==> flow/design.v <==
module spi_master #(
    parameter SPI_BASE_ADDR = 32'h40005000
) (
    input wire clk,
    input wire rst_n,
    input wire [31:0] mem_addr,
    input wire [31:0] mem_wdata,
    input wire mem_we,
    input wire mem_re,
    output wire [31:0] mem_rdata,
    output wire ena,
    output reg spi_sclk,       
    output reg spi_mosi,       
    input wire spi_miso        
);
    localparam [7:0] ADDR_ENABLE   = 8'h0;
    localparam [7:0] ADDR_CTRL     = 8'h4;
    localparam [7:0] ADDR_STATUS   = 8'h8;
    localparam [7:0] ADDR_TX_DATA  = 8'hC;
    localparam [7:0] ADDR_RX_DATA  = 8'h10;
    localparam [7:0] ADDR_CONFIG   = 8'h14;
    localparam ENABLE_BIT = 0;
    localparam CTRL_START   = 0;
    localparam CTRL_LEN_LO  = 1;    
    localparam CTRL_LEN_HI  = 2;
    localparam CONFIG_DIV_START = 0;
    localparam CONFIG_DIV_END = 7;
    localparam CONFIG_CPHA = 8;
    localparam CONFIG_CPOL = 9;
    localparam [1:0] STATE_IDLE = 2'b00;
    localparam [1:0] STATE_START = 2'b01;
    localparam [1:0] STATE_TRANSFER = 2'b10;
    localparam [1:0] STATE_DONE = 2'b11;
    reg [1:0] state;
    reg [1:0] next_state;
    reg [5:0] bit_counter;        
    reg [31:0] tx_shift_reg;      
    reg [31:0] rx_shift_reg;      
    reg ctrl_en;                  
    reg [7:0] clock_divider;      
    reg [7:0] clk_counter;        
    reg cpol;                     
    reg cpha;                     
    reg spi_clk_en;               
    reg busy;
    reg done;
    reg start_pending;
    reg [1:0] len_sel;            
    assign ena = ctrl_en;
    wire spi_request = mem_addr[31:8] == SPI_BASE_ADDR[31:8];
    wire [7:0] addr_offset = mem_addr[7:0];
    wire spi_clk_next = (spi_clk_en && (clk_counter == clock_divider)) ? ~spi_sclk : spi_sclk;
    wire [5:0] max_bit_counter = (len_sel == 2'b00) ? 6'd8 : (len_sel == 2'b01) ? 6'd16 : 6'd32;
    wire is_transaction_done = (bit_counter == max_bit_counter) && (clk_counter == clock_divider - 1);
    always @(posedge clk or negedge rst_n) begin
        if (!rst_n) begin
            spi_sclk <= 1'b0;
            clk_counter <= 8'b0;
        end else begin
            spi_sclk <= spi_clk_next;
            if (spi_clk_en) begin
                if (clk_counter == clock_divider) begin
                    clk_counter <= 8'b0;
                end else begin
                    clk_counter <= clk_counter + 1;
                end
            end else begin
                spi_sclk <= cpol;   
                clk_counter <= 8'b0;
            end
        end
    end
    wire spi_clk_rising = (spi_sclk == 1'b0) && (spi_clk_next == 1'b1);
    wire spi_clk_falling = (spi_sclk == 1'b1) && (spi_clk_next == 1'b0);
    wire spi_clk_first  = cpol ? spi_clk_falling : spi_clk_rising;
    wire spi_clk_second = cpol ? spi_clk_rising  : spi_clk_falling;
    wire sample_edge = cpha ? spi_clk_second : spi_clk_first;
    wire change_edge = cpha ? spi_clk_first  : spi_clk_second;
    always @(posedge clk or negedge rst_n) begin
        if (!rst_n) begin
            state <= STATE_IDLE;
        end else begin
            state <= next_state;
        end
    end
    always @(*) begin
        case (state)
            STATE_IDLE: begin
                if (start_pending) begin
                    next_state = STATE_START;
                end else begin
                    next_state = STATE_IDLE;
                end
            end
            STATE_START: begin
                next_state = STATE_TRANSFER;
            end
            STATE_TRANSFER: begin
                if (is_transaction_done) begin
                    next_state = STATE_DONE;
                end else begin
                    next_state = STATE_TRANSFER;
                end
            end
            STATE_DONE: begin
                next_state = STATE_IDLE;
            end
            default: next_state = STATE_IDLE;
        endcase
    end
    always @(posedge clk or negedge rst_n) begin
        if (!rst_n) begin
            spi_mosi <= 1'b0;
            bit_counter <= 6'b0;
            tx_shift_reg <= 32'b0;
            rx_shift_reg <= 32'b0;
            ctrl_en <= 1'b0;   
            clock_divider <= 8'd31;   
            cpol <= 1'b0;
            cpha <= 1'b0;
            spi_clk_en <= 1'b0;
            busy <= 1'b0;
            done <= 1'b0;
            start_pending <= 1'b0;
            len_sel <= 2'b0;
        end else begin
            start_pending <= 1'b0;
            if (spi_request && mem_we) begin
                case (addr_offset)
                    ADDR_ENABLE: begin
                        ctrl_en <= mem_wdata[ENABLE_BIT];
                    end
                    ADDR_CTRL: begin
                        if (mem_wdata[CTRL_START] && ctrl_en && !busy) begin
                            start_pending <= 1'b1;
                            len_sel <= mem_wdata[CTRL_LEN_HI:CTRL_LEN_LO];
                            done <= 1'b0;   
                        end
                    end
                    ADDR_TX_DATA: begin
                        if (!busy) begin
                            tx_shift_reg <= {mem_wdata[7:0], mem_wdata[15:8], mem_wdata[23:16], mem_wdata[31:24]};
                        end
                    end
                    ADDR_CONFIG: begin
                        clock_divider <= mem_wdata[CONFIG_DIV_END:CONFIG_DIV_START];
                        cpha <= mem_wdata[CONFIG_CPHA];
                        cpol <= mem_wdata[CONFIG_CPOL];
                    end
                    default: ;
                endcase
            end
            case (state)
                STATE_IDLE: begin
                    spi_clk_en <= 1'b0;
                    busy <= 1'b0;
                    bit_counter <= 6'b0;
                    spi_mosi <= 1'b0;
                end
                STATE_START: begin
                    busy <= 1'b1;
                    bit_counter <= 6'b0;
                    spi_clk_en <= 1'b1;
                    rx_shift_reg <= 32'b0;
                    spi_mosi <= cpha ? 1'b0 : tx_shift_reg[31];
                end
                STATE_TRANSFER: begin
                    busy <= 1'b1;
                    spi_clk_en <= 1'b1;
                    if (sample_edge) begin
                        rx_shift_reg <= {rx_shift_reg[30:0], spi_miso};
                        tx_shift_reg <= {tx_shift_reg[30:0], 1'b0};
                        bit_counter <= bit_counter + 1;
                    end
                    if (change_edge) begin
                        spi_mosi <= tx_shift_reg[31];
                    end
                    if (is_transaction_done) begin
                        spi_clk_en <= 1'b0;
                    end
                end
                STATE_DONE: begin
                    spi_clk_en <= 1'b0;
                    busy <= 1'b0;
                    done <= 1'b1;
                    bit_counter <= 6'b0;
                    spi_mosi <= 1'b0;
                end
                default: ;
            endcase
        end
    end
    wire [31:0] enable_reg = {31'b0, ctrl_en};
    wire [31:0] status_reg = {30'b0, done, busy};
    wire [31:0] rx_data_reg = (len_sel == 2'b00) ? {24'b0, rx_shift_reg[7:0]} :
                              (len_sel == 2'b01) ? {16'b0, rx_shift_reg[7:0], rx_shift_reg[15:8]} :
                              {rx_shift_reg[7:0], rx_shift_reg[15:8], rx_shift_reg[23:16], rx_shift_reg[31:24]};
    wire [31:0] config_reg = {22'b0, cpol, cpha, clock_divider};
    wire [31:0] spi_mem_rdata = (addr_offset == ADDR_ENABLE) ? enable_reg :
                      (addr_offset == ADDR_CTRL) ? 32'b0 :
                      (addr_offset == ADDR_STATUS) ? status_reg :
                      (addr_offset == ADDR_TX_DATA) ? 32'b0 :
                      (addr_offset == ADDR_RX_DATA) ? rx_data_reg :
                      (addr_offset == ADDR_CONFIG) ? config_reg :
                      32'h0;
    assign mem_rdata = (spi_request && mem_re) ? spi_mem_rdata : 32'h0;
endmodule
From RTL to reports: spi_master
Tool output for the design above, in the order of the flow.
Lines are those of the file above, counted from 1.
Cell names lack the library's common part.
{"block": "setup", "top": "spi_master", "clock": "clk", "cell_library": "sky130hd", "pvt_corner": "tt_025C_1v80"}

After elaboration
Source: Yosys, flattened and elaborated, memories not mapped. Widths are those after wreduce. Registers that Yosys merges into a memory's read port (data or address) are not register bits. Print and check cells do not count.
{"block": "bits", "reg_bits": 99, "in_bits": 69, "output_inout_bits": 35, "elab_cells": 108}
{"block": "classes", "n_addsub": 3, "n_eq": 15, "mux": 44, "n_logic": 2, "reduce_and_logical": 28}
{"block": "op_table", "cell": "32-bit two-way mux", "count": 14}
{"block": "op_table", "cell": "32-bit case mux with 2-bit select", "count": 1}
{"block": "op_table", "cell": "8-bit by 32-bit equality test with 1-bit output", "count": 1}
{"block": "op_table", "cell": "24-bit by 23-bit equality test with 1-bit output (second input constant)", "count": 1}
{"block": "op_table", "cell": "1-bit two-way mux", "count": 18}
{"block": "op_table", "cell": "6-bit two-way mux", "count": 3}
{"block": "op_table", "cell": "8-bit by 4-bit equality test with 1-bit output (second input constant)", "count": 2}
{"block": "op_table", "cell": "8-bit by 5-bit equality test with 1-bit output (second input constant)", "count": 2}
{"block": "op_table", "cell": "8-bit two-way mux", "count": 2}
{"block": "op_table", "cell": "6-bit case mux with 2-bit select", "count": 1}
{"block": "op_table", "cell": "2-bit AND reduction", "count": 5}
{"block": "op_table", "cell": "2-bit nonzero test", "count": 5}
{"block": "op_table", "cell": "10-bit two-way mux", "count": 1}
{"block": "op_table", "cell": "8-bit by 1-bit subtractor with 9-bit output (second input constant)", "count": 1}
{"block": "op_table", "cell": "1-bit logical AND", "count": 8}
{"block": "op_table", "cell": "8-bit by 1-bit adder with 8-bit output (second input constant)", "count": 1}
{"block": "op_table", "cell": "8-bit by 3-bit equality test with 1-bit output (second input constant)", "count": 1}
{"block": "op_table", "cell": "8-bit equality test", "count": 1}
{"block": "op_table", "cell": "8-bit zero test", "count": 1}
{"block": "op_table", "cell": "2-bit case mux with 4-bit select", "count": 1}
{"block": "op_table", "cell": "3-bit AND reduction", "count": 2}
{"block": "op_table", "cell": "6-bit by 1-bit adder with 6-bit output (second input constant)", "count": 1}
{"block": "op_table", "cell": "6-bit equality test", "count": 1}
{"block": "op_table", "cell": "1-bit case mux with 3-bit select", "count": 2}
{"block": "op_table", "cell": "2-bit by 1-bit equality test with 1-bit output (second input constant)", "count": 2}
{"block": "op_table", "cell": "2-bit equality test (second input constant)", "count": 2}
{"block": "op_table", "cell": "2-bit inequality test (second input constant)", "count": 2}
{"block": "op_table", "cell": "2-bit zero test", "count": 2}
Not listed: further kinds 6, cells in them 8.

Logic depth
Depth = most cells in a row (Yosys ltp): at word level without a register or memory, in the mapped netlist without a sequential cell, where the memories' decode and read muxes count.
{"block": "logic_depth", "depth_word": 9, "abc_area": 0, "ltp_mapped": 12, "depth_no_buf": 9}

After synthesis
Source: synth_stat.txt of the flow (Yosys; design flattened, memories mapped). It holds for the ABC_AREA given above (unset counts as 0); a run with the other value may have another netlist.
{"block": "mapped", "stdcells": 532, "yosys_area_mm2": 0.0052963, "flip_flops": 101}
{"block": "by_type", "cell": "dfrtp_1", "count": 95, "area_total_um2": 2377.28}
{"block": "by_type", "cell": "a22o_1", "count": 33, "area_total_um2": 289.027}
{"block": "by_type", "cell": "a32oi_1", "count": 31, "area_total_um2": 271.51}
{"block": "by_type", "cell": "nand2_1", "count": 60, "area_total_um2": 225.216}
{"block": "by_type", "cell": "o21ai_1", "count": 34, "area_total_um2": 170.163}
{"block": "by_type", "cell": "dfstp_2", "count": 6, "area_total_um2": 157.651}
{"block": "by_type", "cell": "mux2_1", "count": 12, "area_total_um2": 135.13}
{"block": "by_type", "cell": "and2_1", "count": 21, "area_total_um2": 131.376}
{"block": "by_type", "cell": "xor2_1", "count": 13, "area_total_um2": 113.859}
{"block": "by_type", "cell": "and3_1", "count": 17, "area_total_um2": 106.352}
{"block": "by_type", "cell": "nor2_1", "count": 27, "area_total_um2": 101.347}
{"block": "by_type", "cell": "mux2i_1", "count": 9, "area_total_um2": 90.086}
{"block": "by_type", "cell": "clkbuf_1", "count": 22, "area_total_um2": 82.579}
{"block": "by_type", "cell": "a21oi_1", "count": 16, "area_total_um2": 80.077}
{"block": "by_type", "cell": "o211a_1", "count": 8, "area_total_um2": 80.077}
{"block": "by_type", "cell": "ha_1", "count": 6, "area_total_um2": 75.072}
{"block": "by_type", "cell": "o21ai_0", "count": 15, "area_total_um2": 75.072}
{"block": "by_type", "cell": "nand3_1", "count": 14, "area_total_um2": 70.067}
Not listed: further types 35, cells in them 93.

Path before layout
Path of least setup slack by OpenSTA after synthesis, without wires, with an ideal clock, recovery checks aside; 20% of the period is set as input and as output delay. Where synthesis merged equal registers, the netlist keeps one of their names.
{"block": "synth_timing", "kind": "input to output", "start": "input port mem_addr[20]", "end": "output port mem_rdata[21]", "period_ns": 2.84, "in_delay_ns": 0.568, "out_delay_ns": 0.568, "t_first_pin_ns": 0.568, "arrival_ns": 2.070, "slack_ns": 0.202, "path_delay_ns": 1.502, "stages": 7, "n_path_buf": 2, "synth_period_reached_ns": 2.638}
"path_delay_ns" = arrival - input delay + setup time.
At an output port there is no setup time.
"stages": output pins that drive a net of the path, with the launching flip-flop's if there is one; two outputs of one cell count as two.
"synth_period_reached_ns" = period - worst setup slack (recovery checks aside). The figure is calculated, with input and output delays left at 20% of the set period.
The rows between start and end are the longest chain of elaborated cells between them; the timing report does not say that the signal goes this way. Where chains are equally long, one stands for them.
Each line given opens the expression or statement behind the cell; cells for indexed reads and writes are added by Yosys, which also makes memories of some case tables.
{"block": "synth_via", "path_cell_list": "nor4_1 -> nand4_1 -> or4_1 -> buf_6 -> nor2_8 -> buf_6 -> and2_1", "elab_chain_len": 3, "cells_between": 3, "lines_between": 2, "cone_classes": "eq/ne: 1; mux: 1; reduce/logical: 1"}
{"block": "synth_lines", "item": "from (decl)", "line": 6, "rtl": "input wire [31:0] mem_addr,"}
{"block": "synth_lines", "item": "24-bit by 23-bit equality test with 1-bit output", "line": 50, "rtl": "wire spi_request = mem_addr[31:8] == SPI_BASE_ADDR[31:8];"}
{"block": "synth_lines", "item": "1-bit logical AND", "line": 206, "rtl": "assign mem_rdata = (spi_request && mem_re) ? spi_mem_rdata : 32'h0;"}
{"block": "synth_lines", "item": "32-bit two-way mux", "line": 206}
{"block": "synth_lines", "item": "to (decl)", "line": 10, "rtl": "output wire [31:0] mem_rdata,"}

Worst path after layout
From the final timing report of job 1: the path of least setup slack in the routed layout; clock arrival at registers is part of the times.
{"block": "layout_timing", "kind": "register to register", "start": "register clock_divider[4]", "end": "register tx_shift_reg[20]", "period_ns": 2.26, "setup_ns": 0.14, "t_first_pin_ns": 0.35, "arrival_ns": 3.09, "slack_ns": -0.62, "stages": 13, "n_path_buf": 3}
The rows between start and end are the longest chain of elaborated cells between them; the timing report does not say that the signal goes this way. Where chains are equally long, one stands for them.
A register here has more assigning lines than the two given.
{"block": "layout_via", "path_cell_list": "dfstp_2 -> xor2_2 -> a2111oi_4 -> nand4_1 -> nor2_2 -> ha_2 -> mux2_4 -> and2_4 -> buf_12 -> buf_4 -> buf_12 -> a32oi_1 -> o21ai_1", "elab_chain_len": 9, "cells_between": 11, "cone_classes": "eq/ne: 1; mux: 6; logic: 1; reduce/logical: 3"}
{"block": "layout_lines", "item": "from (decl)", "line": 40, "rtl": "reg [7:0] clock_divider;"}
{"block": "layout_lines", "item": "from (assign)", "line": 118, "rtl": "clock_divider <= 8'd31;"}
{"block": "layout_lines", "item": "from (assign)", "line": 146, "rtl": "clock_divider <= mem_wdata[CONFIG_DIV_END:CONFIG_DIV_START];"}
{"block": "layout_lines", "item": "8-bit equality test", "line": 52, "rtl": "wire spi_clk_next = (spi_clk_en && (clk_counter == clock_divider)) ? ~spi_sclk : spi_sclk;"}
{"block": "layout_lines", "item": "1-bit logical AND", "line": 52}
{"block": "layout_lines", "item": "1-bit two-way mux", "line": 52}
{"block": "layout_lines", "item": "1-bit NOT", "line": 74, "rtl": "wire spi_clk_falling = (spi_sclk == 1'b1) && (spi_clk_next == 1'b0);"}
{"block": "layout_lines", "item": "1-bit logical AND", "line": 74}
{"block": "layout_lines", "item": "1-bit two-way mux", "line": 75, "rtl": "wire spi_clk_first  = cpol ? spi_clk_falling : spi_clk_rising;"}
{"block": "layout_lines", "item": "1-bit two-way mux", "line": 77, "rtl": "wire sample_edge = cpha ? spi_clk_second : spi_clk_first;"}
{"block": "layout_lines", "item": "32-bit two-way mux", "line": 170, "rtl": "if (sample_edge) begin"}
{"block": "layout_lines", "item": "32-bit two-way mux", "line": 153, "rtl": "case (state)"}
{"block": "layout_lines", "item": "to (assign)", "line": 142, "rtl": "tx_shift_reg <= {mem_wdata[7:0], mem_wdata[15:8], mem_wdata[23:16], mem_wdata[31:24]};"}
{"block": "layout_lines", "item": "to (assign)", "line": 172, "rtl": "tx_shift_reg <= {tx_shift_reg[30:0], 1'b0};"}
{"block": "layout_lines", "item": "to (decl)", "line": 37, "rtl": "reg [31:0] tx_shift_reg;"}

Below are 2 stored runs of the flow (Yosys, OpenROAD; platform sky130hd) on spi_master, each with its settings and what was measured, unordered. Constraints: input delay and output delay 20% of the set period each, output load 0.01 pF.
"achieved_period_ns" = clock period - worst setup slack. The figure is calculated, with input and output delays left at 20% of the set period.
"worstPathTime_ns": the worst setup path's part of the clock period (all of it between registers, 20% less for each end at a port) less its slack. A launch clock that arrives late makes it longer, a capture clock that arrives late makes it shorter.
By "power_total_uw" is meant OpenSTA's value without simulated activity: inputs other than the clock are taken to toggle once in ten clock periods, and the tool carries that through the logic.

{"run": "job 1", "settings": { "period_ns": 2.26, "CORE_UTILIZATION": 59, "SETUP_SLACK_MARGIN": -0.07, "PLACE_DENSITY_LB_ADDON": 0.26, "CORE_ASPECT_RATIO": 1.37, "GPL_TIMING_DRIVEN": 0, "GPL_ROUTABILITY_DRIVEN": 0, "CTS_CLUSTER_DIAMETER": 293, "MIN_ROUTING_LAYER": "met1", "MAX_ROUTING_LAYER": "met5", "CAP_MARGIN": 20, "CORE_MARGIN": 2, "SLEW_MARGIN": 20 }, "results": { "finish.stdcell_area_mm2": 0.0079789, "achieved_period_ns": 2.880, "power_total_uw": 3642, "yosys_chip_area_mm2": 0.0052963, "worstSetupSlack_ns": -0.620, "die_footprint_mm2": 0.0097598, "worstPathTime_ns": 2.88, "path_kind": "register to register", "total_negative_slack_ns": -46.526, "finalUtil_frac": 0.911 }}
{"run": "job 2", "settings": { "period_ns": 3.3, "CORE_UTILIZATION": 47, "PLACE_DENSITY_LB_ADDON": 0.02, "HOLD_SLACK_MARGIN": 0.17, "TNS_END_PERCENT": 80, "ABC_AREA": 1, "CTS_CLUSTER_SIZE": 70, "CTS_CLUSTER_DIAMETER": 296, "MAX_ROUTING_LAYER": "met4", "CAP_MARGIN": 20, "CORE_MARGIN": 2, "SLEW_MARGIN": 20 }, "results": { "finish.stdcell_area_mm2": 0.0084806, "achieved_period_ns": 3.035, "power_total_uw": 2492, "yosys_chip_area_mm2": 0.0068353, "worstSetupSlack_ns": 0.265, "die_footprint_mm2": 0.0155239, "worstPathTime_ns": 1.71, "path_kind": "input to output", "total_negative_slack_ns": 0.000, "finalUtil_frac": 0.59 }}
