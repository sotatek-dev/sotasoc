==> flow/design.v <==
module pwm #(
    parameter PWM_BASE_ADDR = 32'h40003000,
    parameter PWM_NUM = 2,
    parameter COUNTER_WIDTH = 16
) (
    input wire clk,
    input wire rst_n,
    input wire [31:0] mem_addr,
    input wire [31:0] mem_wdata,
    input wire mem_we,
    input wire mem_re,
    output wire [31:0] mem_rdata,
    output wire [PWM_NUM-1:0] ena,
    output wire [PWM_NUM-1:0] pwm_out
);
    localparam [3:0] ADDR_CTRL     = 4'h0;   
    localparam [3:0] ADDR_PERIOD   = 4'h4;   
    localparam [3:0] ADDR_DUTY     = 4'h8;   
    localparam [3:0] ADDR_COUNTER  = 4'hC;   
    wire [15:0] _unused_mem_wdata = mem_wdata[31:16];
    wire pwm_request = (mem_addr[31:8] == PWM_BASE_ADDR[31:8]);
    localparam CHANNEL_IDX_BITS = (PWM_NUM > 1) ? $clog2(PWM_NUM) : 1;
    wire [7:0] addr_offset = mem_addr[7:0];
    wire [3:0] channel_sel = addr_offset[7:4];   
    wire [CHANNEL_IDX_BITS-1:0] channel_idx = channel_sel[CHANNEL_IDX_BITS-1:0];
    wire [3:0] reg_offset = addr_offset[3:0];    
    wire channel_valid = (channel_sel < PWM_NUM);
    reg [PWM_NUM-1:0] channel_enable;               
    reg [COUNTER_WIDTH-1:0] channel_period [PWM_NUM-1:0];   
    reg [COUNTER_WIDTH-1:0] channel_duty [PWM_NUM-1:0];     
    reg [COUNTER_WIDTH-1:0] channel_counter [PWM_NUM-1:0];  
    wire period_write = pwm_request && mem_we && channel_valid && (reg_offset == ADDR_PERIOD);
    wire [PWM_NUM-1:0] period_write_channel;
    genvar k;
    generate
        for (k = 0; k < PWM_NUM; k = k + 1) begin : period_write_detect
            assign period_write_channel[k] = period_write && (channel_sel == k);
        end
    endgenerate
    genvar i;
    generate
        for (i = 0; i < PWM_NUM; i = i + 1) begin : pwm_channels
            always @(posedge clk or negedge rst_n) begin
                if (!rst_n) begin
                    channel_counter[i] <= {COUNTER_WIDTH{1'b0}};
                end else begin
                    if (period_write_channel[i]) begin
                        channel_counter[i] <= {COUNTER_WIDTH{1'b0}};
                    end else if (channel_enable[i]) begin
                        if (channel_counter[i] >= channel_period[i]) begin
                            channel_counter[i] <= {COUNTER_WIDTH{1'b0}};
                        end else begin
                            channel_counter[i] <= channel_counter[i] + 1'b1;
                        end
                    end else begin
                        channel_counter[i] <= {COUNTER_WIDTH{1'b0}};
                    end
                end
            end
            assign pwm_out[i] = channel_enable[i] && (channel_counter[i] < channel_duty[i]);
        end
    endgenerate
    assign ena[PWM_NUM-1:0] = channel_enable[PWM_NUM-1:0];
    wire [31:0] pwm_mem_rdata = (reg_offset == ADDR_CTRL) ? {{31'b0}, channel_enable[channel_idx]} :
                                (reg_offset == ADDR_PERIOD) ? {{(32-COUNTER_WIDTH){1'b0}}, channel_period[channel_idx]} :
                                (reg_offset == ADDR_DUTY) ? {{(32-COUNTER_WIDTH){1'b0}}, channel_duty[channel_idx]} :
                                (reg_offset == ADDR_COUNTER) ? {{(32-COUNTER_WIDTH){1'b0}}, channel_counter[channel_idx]} :
                                32'h0;
    assign mem_rdata = (pwm_request && mem_re && channel_valid) ? pwm_mem_rdata : 32'h0;
    integer j;
    always @(posedge clk or negedge rst_n) begin
        if (!rst_n) begin
            for (j = 0; j < PWM_NUM; j = j + 1) begin
                channel_enable[j] <= 1'b0;
                channel_period[j] <= {COUNTER_WIDTH{1'b1}};   
                channel_duty[j] <= {COUNTER_WIDTH{1'b0}};     
            end
        end else begin
            if (pwm_request && mem_we && channel_valid) begin
                case (reg_offset)
                    ADDR_CTRL: begin
                        channel_enable[channel_idx] <= mem_wdata[0];
                    end
                    ADDR_PERIOD: begin
                        channel_period[channel_idx] <= mem_wdata[COUNTER_WIDTH-1:0];
                    end
                    ADDR_DUTY: begin
                        channel_duty[channel_idx] <= mem_wdata[COUNTER_WIDTH-1:0];
                    end
                    default: begin
                    end
                endcase
            end
        end
    end
endmodule
From RTL to reports: pwm
Tool output for the design above, in the order of the flow.
Lines are those of the file above, counted from 1.
Library cell names are shortened.
{"block": "design", "top": "pwm", "clock": "clk", "cell_library": "sky130hd", "lib_corner": "tt_025C_1v80"}

Elaborated design
Yosys after proc, flatten, opt, wreduce and memory -nomap, before mapping. Enables and synchronous resets that opt folds into registers are not counted as muxes. Print and check cells are not counted. Equal cells are merged and count once.
{"block": "classes", "addsub": 3, "mul": 0, "div_mod_pow": 0, "cmp": 5, "equal": 5, "shifts": 3, "muxes": 14, "bitwise": 4, "reduce_and_logical": 16}
{"block": "op_table", "cell": "16-bit 2-to-1 mux", "count": 11}
{"block": "op_table", "cell": "16-bit case mux with 2-bit select", "count": 3}
{"block": "op_table", "cell": "16-bit by 1-bit adder with 16-bit output with constant B", "count": 2}
{"block": "op_table", "cell": "16-bit >= comparator", "count": 2}
{"block": "op_table", "cell": "16-bit < comparator", "count": 2}
{"block": "op_table", "cell": "24-bit by 23-bit == test with 1-bit output with constant B", "count": 1}
{"block": "op_table", "cell": "3-bit AND reduction", "count": 4}
{"block": "op_table", "cell": "1-bit logical AND", "count": 9}
{"block": "op_table", "cell": "4-bit == test with constant B", "count": 2}
{"block": "op_table", "cell": "4-bit zero test", "count": 2}
{"block": "op_table", "cell": "4-bit by 1-bit == test with 1-bit output with constant B", "count": 1}
{"block": "op_table", "cell": "4-bit by 2-bit < comparator with 1-bit output with constant B", "count": 1}
{"block": "op_table", "cell": "4-bit by 3-bit == test with 1-bit output with constant B", "count": 1}
{"block": "op_table", "cell": "1-bit by 2-bit variable shift with 2-bit output", "count": 1}
{"block": "op_table", "cell": "1-bit by 2-bit variable shift with 2-bit output with constant A", "count": 1}
{"block": "op_table", "cell": "1-bit negator with 2-bit output", "count": 1}
{"block": "op_table", "cell": "2-bit by 1-bit variable part select with 1-bit output", "count": 1}
{"block": "op_table", "cell": "2-bit bitwise AND", "count": 1}
{"block": "op_table", "cell": "2-bit bitwise OR", "count": 1}
{"block": "op_table", "cell": "2-bit NOT", "count": 1}
{"block": "op_table", "cell": "2-bit AND reduction", "count": 1}
{"block": "op_table", "cell": "1-bit NOT", "count": 1}
{"block": "bits", "register_bits": 98, "latch_bits": 0, "ramBits": 0, "mem_bits_ro": 0, "clocked_rd_ports_x_width": 0, "mem_count": 0, "inputBits": 68, "elab_cells": 57}

Longest topological paths
Depth = most cells in a row (Yosys ltp): at word level without a register or memory, in the mapped netlist without a sequential cell, where the memories' decode and read muxes count.
{"block": "depth", "ltp_word": 7, "abc_area": 0, "ltp_mapped": 8, "depth_no_buf": 7}

After synthesis
Source: synth_stat.txt of the flow (Yosys; design flattened, memories mapped). It holds for the ABC_AREA given above (unset counts as 0); a run with the other value may have another netlist.
The area totals of this step are shown rounded.
{"block": "synth_totals", "cells": 669, "area_um2": 6730, "seq_area_um2": 2490, "ff_cells": 98, "n_buf": 41}
{"block": "types", "cell_type": "dfrtp_1", "count": 66}
{"block": "types", "cell_type": "dfstp_2", "count": 32}
{"block": "types", "cell_type": "ha_1", "count": 64}
{"block": "types", "cell_type": "mux2_2", "count": 65}
{"block": "types", "cell_type": "mux2i_1", "count": 45}
{"block": "types", "cell_type": "inv_1", "count": 70}
{"block": "types", "cell_type": "nor3_1", "count": 48}
{"block": "types", "cell_type": "a21oi_1", "count": 34}
{"block": "types", "cell_type": "xnor2_1", "count": 18}
{"block": "types", "cell_type": "buf_4", "count": 18}
{"block": "types", "cell_type": "nor2_1", "count": 36}
{"block": "types", "cell_type": "a21o_1", "count": 14}
{"block": "types", "cell_type": "o22ai_1", "count": 15}
{"block": "types", "cell_type": "nand4_1", "count": 14}
{"block": "types", "cell_type": "xor2_1", "count": 10}
{"block": "types", "cell_type": "nand3_1", "count": 15}
{"block": "types", "cell_type": "and4_1", "count": 7}
{"block": "types", "cell_type": "nand2_1", "count": 16}
Not listed: further types 31, cells in them 82.

Worst setup path after synthesis
Path of least setup slack by OpenSTA after synthesis, without wires, with an ideal clock, recovery checks aside; 20% of the period is set as input and as output delay. Where synthesis merged equal registers, the netlist keeps one of their names.
{"block": "synth_path", "path_type": "input to output", "start": "input mem_addr[1]", "end": "output mem_rdata[10]", "period_ns": 3.69, "input_delay_ns": 0.738, "t_arrival_ns": 2.023, "required_time_ns": 2.952, "setup_slack_ns": 0.929, "delay_ns": 1.285, "driving_pins": 6, "n_path_buf": 2, "period_less_setup_slack_ns": 2.761}
"delay_ns" = arrival - input delay + setup time.
At an output port there is no setup time.
"driving_pins": output pins that drive a net of the path, with the launching flip-flop's if there is one; two outputs of one cell count as two.
"period_less_setup_slack_ns" is the clock period less the worst setup slack; recovery checks do not enter. This is arithmetic on one report: input and output delays are still those of the set period (20% each).
Between the ends stands the longest chain of elaborated cells between them, by number of cells; it is not shown to be the way that was timed. Of several equally long chains one is given.
A line is the first line of the expression or statement that the cell stems from. Yosys adds cells for indexed reads and writes and turns some case tables into memories.
{"block": "synth_between", "path_cell_list": "or3_1 -> clkbuf_1 -> nor2_1 -> nand3b_1 -> clkbuf_1 -> nor2_1", "elab_chain_cells": 6, "cone_cells": 9, "classes_between": "eq/ne: 3; mux: 5; reduce/logical: 1"}
{"block": "synth_lines", "element": "from (decl)", "line_no": 8, "source": "input wire [31:0] mem_addr,"}
{"block": "synth_lines", "element": "4-bit == test", "line_no": 67, "source": "(reg_offset == ADDR_COUNTER) ? {{(32-COUNTER_WIDTH){1'b0}}, channel_counter[channel_idx]} :"}
{"block": "synth_lines", "element": "16-bit 2-to-1 mux", "line_no": 67}
{"block": "synth_lines", "element": "16-bit 2-to-1 mux", "line_no": 66, "source": "(reg_offset == ADDR_DUTY) ? {{(32-COUNTER_WIDTH){1'b0}}, channel_duty[channel_idx]} :"}
{"block": "synth_lines", "element": "16-bit 2-to-1 mux", "line_no": 65, "source": "(reg_offset == ADDR_PERIOD) ? {{(32-COUNTER_WIDTH){1'b0}}, channel_period[channel_idx]} :"}
{"block": "synth_lines", "element": "16-bit 2-to-1 mux", "line_no": 64, "source": "wire [31:0] pwm_mem_rdata = (reg_offset == ADDR_CTRL) ? {{31'b0}, channel_enable[channel_idx]} :"}
{"block": "synth_lines", "element": "16-bit 2-to-1 mux", "line_no": 69, "source": "assign mem_rdata = (pwm_request && mem_re && channel_valid) ? pwm_mem_rdata : 32'h0;"}
{"block": "synth_lines", "element": "to (decl)", "line_no": 12, "source": "output wire [31:0] mem_rdata,"}

Worst path after layout
Path of least setup slack in the final report of job 1 (OpenROAD, finished layout, wires in). Where an end is a register, its clock arrival counts in the times.
{"block": "layout_path", "path_type": "register to output", "start": "register channel_duty[0][9]", "end": "output pwm_out[0]", "period_ns": 1.85, "t_arrival_ns": 2.08, "required_time_ns": 1.48, "setup_slack_ns": -0.60, "driving_pins": 9, "n_path_buf": 1}
Between the ends stands the longest chain of elaborated cells between them, by number of cells; it is not shown to be the way that was timed. Of several equally long chains one is given.
{"block": "layout_between", "path_cell_list": "dfrtp_1 -> inv_2 -> ha_4 -> a21o_1 -> a21o_1 -> a21oi_2 -> o2111ai_2 -> a21oi_2 -> buf_2", "elab_chain_cells": 2, "cone_cells": 2, "lines_between": 1, "classes_between": "compare: 1; reduce/logical: 1"}
{"block": "layout_lines", "element": "from (decl)", "line_no": 30, "source": "reg [COUNTER_WIDTH-1:0] channel_duty [PWM_NUM-1:0];"}
{"block": "layout_lines", "element": "from (assign)", "line_no": 76, "source": "channel_duty[j] <= {COUNTER_WIDTH{1'b0}};"}
{"block": "layout_lines", "element": "from (assign)", "line_no": 88, "source": "channel_duty[channel_idx] <= mem_wdata[COUNTER_WIDTH-1:0];"}
{"block": "layout_lines", "element": "16-bit < comparator", "line_no": 60, "source": "assign pwm_out[i] = channel_enable[i] && (channel_counter[i] < channel_duty[i]);"}
{"block": "layout_lines", "element": "1-bit logical AND", "line_no": 60}
{"block": "layout_lines", "element": "to (decl)", "line_no": 14, "source": "output wire [PWM_NUM-1:0] pwm_out"}

2 stored runs of pwm in the flow (synthesis by Yosys, layout by OpenROAD, sky130hd cells), in arbitrary order. Constraints: input delay and output delay 20% of the set period each, output load 0.01 pF.
By "period_reached_ns" is meant the clock period of the run minus its worst setup slack. This is arithmetic on one report: input and output delays are still those of the set period (20% each).
"critical_path_time_ns" = time allowed to the worst setup path (clock period - input delay - output delay, where it has them) - its slack; a late launch clock adds to it, a late capture clock takes from it.
"totalPower_w" is the tool's figure for a default switching activity; nothing was simulated.
The measured numbers are rounded.

{"run": "job 1", "settings": { "period_ns": 1.85, "CORE_UTILIZATION": 52, "SETUP_SLACK_MARGIN": -0.17, "PLACE_DENSITY_LB_ADDON": 0.0, "CORE_MARGIN": 10, "CELL_PAD_IN_SITES_GLOBAL_PLACEMENT": 0, "GPL_TIMING_DRIVEN": 1, "GPL_ROUTABILITY_DRIVEN": 1, "CTS_CLUSTER_DIAMETER": 334, "MIN_ROUTING_LAYER": "met2", "CAP_MARGIN": 20, "SLEW_MARGIN": 20 }, "results": { "fin_tns_ns": -18.3, "period_reached_ns": 2.448, "synth_chip_area_um2": 6730, "critical_path_time_ns": 2.08, "path_kind": "register to output", "finalCellArea_um2": 9660, "timing.setup.ws_ns": -0.598, "totalPower_w": 0.00441, "util_pct": 76.3, "die_footprint_um2": 17900 }}
{"run": "job 2", "settings": { "period_ns": 2.87, "CORE_UTILIZATION": 50, "SETUP_SLACK_MARGIN": 0.45, "CORE_ASPECT_RATIO": 1.82, "CELL_PAD_IN_SITES_DETAIL_PLACEMENT": 0, "TNS_END_PERCENT": 90, "CTS_CLUSTER_SIZE": 89, "CTS_CLUSTER_DIAMETER": 93, "SLEW_MARGIN": 5, "MIN_ROUTING_LAYER": "met2", "MAX_ROUTING_LAYER": "met4", "CAP_MARGIN": 20, "CORE_MARGIN": 2 }, "results": { "fin_tns_ns": 0.000, "period_reached_ns": 2.632, "synth_chip_area_um2": 6730, "critical_path_time_ns": 1.48, "path_kind": "input to output", "finalCellArea_um2": 9280, "timing.setup.ws_ns": 0.238, "totalPower_w": 0.00301, "util_pct": 70.0, "die_footprint_um2": 14500 }}
